==> flow/design.v <==
`timescale 1ns / 1ps
module Displayor(
input [31:0] data,		 
input clk,		 
input reset,		 
output reg[7:0] whichLight,		 
output reg[6:0] whichPipe,		 
output wire dp			 
    );
		wire [2:0] s;		 
        reg [3:0] digit=0;		 
        reg [19:0] clkdiv=0;		 
        assign dp=1;
        assign s=clkdiv[19:17];   	
        always @(*)
        case(s)
          0:digit=data[31:28];
          1:digit=data[27:24];
          2:digit=data[23:20];
          3:digit=data[19:16];
          4:digit=data[15:12];
          5:digit=data[11:8];
          6:digit=data[7:4];
          7:digit=data[3:0];
          default:digit=data[3:0];
          endcase 
        always @(*)
        case(s)
          0:whichLight=8'b11111110;
          1:whichLight=8'b11111101;
          2:whichLight=8'b11111011;
          3:whichLight=8'b11110111;
          4:whichLight=8'b11101111;
          5:whichLight=8'b11011111;
          6:whichLight=8'b10111111;
          7:whichLight=8'b01111111;
          default:whichLight=8'b11111110;
          endcase       
        always @(*)
                 case(digit)
                      0:whichPipe=7'b0000001;
                      1:whichPipe=7'b1001111;
                      2:whichPipe=7'b0010010;
                      3:whichPipe=7'b0000110;
                      4:whichPipe=7'b1001100;
                      5:whichPipe=7'b0100100;
                      6:whichPipe=7'b0100000;
                      7:whichPipe=7'b0001111;
                      8:whichPipe=7'b0000000;
                      9:whichPipe=7'b0000100;
                      'hA:whichPipe=7'b0001000;
                      'hB:whichPipe=7'b1100000;
                      'hC:whichPipe=7'b0110001;
                      'hD:whichPipe=7'b1000010;
                      'hE:whichPipe=7'b0110000;
                      'hF:whichPipe=7'b0111000;
                     default:whichPipe=7'b0000001;
                 endcase
        always @(posedge clk)
           begin
                clkdiv=clkdiv+1;
          end
endmodule
### Reports on Displayor

Tool output for the design above, in the order of the flow.
Lines are those of the file above, counted from 1.
Operators: Yosys type, input widths -> output width; for muxes data width and select width s.
Cell names lack the library's common part.
The mark n/a stands for no value.

| set-up | value |
|---|---|
| top | Displayor |
| clock port | clk |
| standard-cell library | sky130hd |
| library corner | tt_025C_1v80 |

### Word-level counts

Source: Yosys, flattened and elaborated, memories not mapped. Widths are those after wreduce; folded enables and synchronous resets count as part of the registers. Registers that Yosys merges into a memory's read port (data or address) are not register bits. Print and check cells do not count. Equal cells are merged and count once.
Yosys's memory passes give these memory sizes; they may raise the number of words (mostly to a power of two), join words into wider ones and drop unused or constant bits.

| bit counts | value |
|---|---|
| bits in registers | 20 |
| memory bits (read-only) | 176 |
| memory cells | 2 |
| bits of input ports | 34 |
| output and inout bits | 16 |
| elaborated cells | 13 |

| cells by class | value |
|---|---|
| add/subtract/negate cells | 1 |
| equality and inequality tests | 7 |
| muxes and demuxes | 1 |
| reductions and logical operators | 1 |

Memories:

| memory | words | bits a word | read ports | wr ports | RTL line | RTL |
|---|---|---|---|---|---|---|
| (no name shown) | 16 | 7 | 1 | 0 | 40 | `case(digit)` |
| (no name shown) | 8 | 8 | 1 | 0 | 28 | `case(s)` |

Operators by type and width:

| cell | count |
|---|---|
| $pmux 4 s8 | 1 |
| $add 20x1->20 const B | 1 |
| $eq 3x3->1 const B | 4 |
| $eq 3x2->1 const B | 2 |
| $eq 3x1->1 const B | 1 |
| $logic_not 3->1 | 1 |

### Longest topological paths

Longest topological path by Yosys (ltp), each cell counted once; first at word level (registers and memories cut), then after technology mapping (sequential cells cut; the memories' decode and read muxes count).

| logic depth | value |
|---|---|
| depth after elaboration | 2 |
| ABC_AREA | 0 |
| mapped depth | 10 |
| mapped depth without buffers | 8 |

### Mapped cells and area

Yosys stat after the flow's synthesis: flattened, memories mapped to cells. It holds for the ABC_AREA given above (unset counts as 0); a run with the other value may have another netlist.

Cells by type:

| cell | count | area in all (µm²) |
|---|---|---|
| dfxtp_1 | 20 | 400.384 |
| mux2i_1 | 15 | 150.144 |
| xnor2_1 | 12 | 105.101 |
| ha_1 | 7 | 87.584 |
| nand2_1 | 19 | 71.318 |
| xor2_1 | 7 | 61.309 |
| nor2_1 | 14 | 52.55 |
| buf_6 | 4 | 45.043 |
| o22ai_1 | 6 | 37.536 |
| and3_1 | 5 | 31.28 |
| buf_4 | 4 | 30.029 |
| inv_1 | 8 | 30.029 |
| nand3_1 | 6 | 30.029 |
| nand2b_1 | 4 | 25.024 |
| nand3b_1 | 3 | 22.522 |
| nor3b_1 | 3 | 22.522 |
| nor2_8 | 1 | 20.019 |
| o21ai_1 | 4 | 20.019 |

Other cell types: 18; their cells: 24.

| synthesis totals | value |
|---|---|
| standard cells after synthesis | 166 |
| chip area (Yosys) | 1412.6 µm² |
| sequential part of the area | 400.4 µm² |
| flip-flops | 20 |
| buffers | 11 |

### Worst setup path after synthesis

Source: OpenSTA report_checks on the synthesized netlist (no wires, ideal clock, input and output delay 20% of the period each), path of least setup slack; recovery checks are left aside. Register names are those of the netlist, which keeps one name where synthesis merged equal registers.

| timing path after synthesis | value |
|---|---|
| path kind | register to output |
| from | register clkdiv[18] |
| to | output whichPipe[4] |
| clock period | 3.35 ns |
| time at the first pin | 0.000 ns |
| data arrival time | 2.133 ns |
| data required time | 2.680 ns |
| setup slack | 0.547 ns |
| path delay | 2.133 ns |
| driving pins on the path | 10 |
| path buffers | 3 |
| synthesis period reached | 2.803 ns |

"path delay" = arrival - input delay + setup time.
At an output port there is no setup time.
"driving pins on the path" counts driving pins, that of a launching flip-flop among them; a cell with two outputs on the path counts twice.
"synthesis period reached" is the clock period less the worst setup slack; recovery checks do not enter. This is arithmetic on one report: input and output delays are still those of the set period (20% each).
The rows between start and end are the longest chain of elaborated cells between them; the timing report does not say that the signal goes this way. Where chains are equally long, one stands for them.
A line is the first line of the expression or statement that the cell stems from. Yosys adds cells for indexed reads and writes and turns some case tables into memories.
The chain passes a memory read, where the word-level depth is cut; so it can be longer than that depth.

| on the way, after synthesis | value |
|---|---|
| path through | dfxtp_1 -> buf_2 -> buf_6 -> buf_4 -> nor3b_1 -> a211oi_1 -> o22ai_1 -> ha_1 -> or3_1 -> o22ai_1 |
| length of the longest elaborated chain | 3 |
| elaborated cells on any way between the ends | 10 |
| RTL lines with such cells | 2 |
| classes of those cells | eq/ne: 7; mux: 1; reduce/logical: 1; memory: 1 |

RTL lines, path after synthesis:

| item | RTL line | RTL |
|---|---|---|
| start: declaration | 12 | `reg [19:0] clkdiv=0;` |
| start: assignment | 61 | `clkdiv=clkdiv+1;` |
| $eq 3x3->1 | 16 | `case(s)` |
| $pmux 4 s8 | 16 |  |
| $mem_v2 16x7 | 40 | `case(digit)` |
| end: declaration | 7 | `output reg[6:0] whichPipe,` |

Hand-over note for Displayor

Displayor: 2 stored runs of the Yosys and OpenROAD flow on sky130hd. The settings differ; the order carries no meaning. The constraints put input and output delay at 20% of the set period each and load the outputs with 0.01 pF.
A setting shown as - is not set for that run.

| run | period_ns | CORE_UTILIZATION | SETUP_SLACK_MARGIN | PLACE_DENSITY_LB_ADDON | CORE_MARGIN | CELL_PAD_IN_SITES_GLOBAL_PLACEMENT | GPL_TIMING_DRIVEN | CTS_CLUSTER_SIZE | CTS_CLUSTER_DIAMETER | CAP_MARGIN | SLEW_MARGIN | CORE_ASPECT_RATIO | ABC_AREA | MIN_ROUTING_LAYER |
|---|---|---|---|---|---|---|---|---|---|---|---|---|---|---|
| record 1 | 3.69 | 68 | 0.55 | 0.23 | 4 | 0 | 1 | 95 | 78 | 20 | 20 | - | - | - |
| record 2 | 4.5 | 72 | 0.25 | 0.23 | 4 | - | 0 | 73 | - | 20 | 35 | 1.15 | 1 | met1 |

Record 1: unfinished; error FLW-0024 in placement
Record 2: unfinished; error FLW-0024 in placement

End of note.
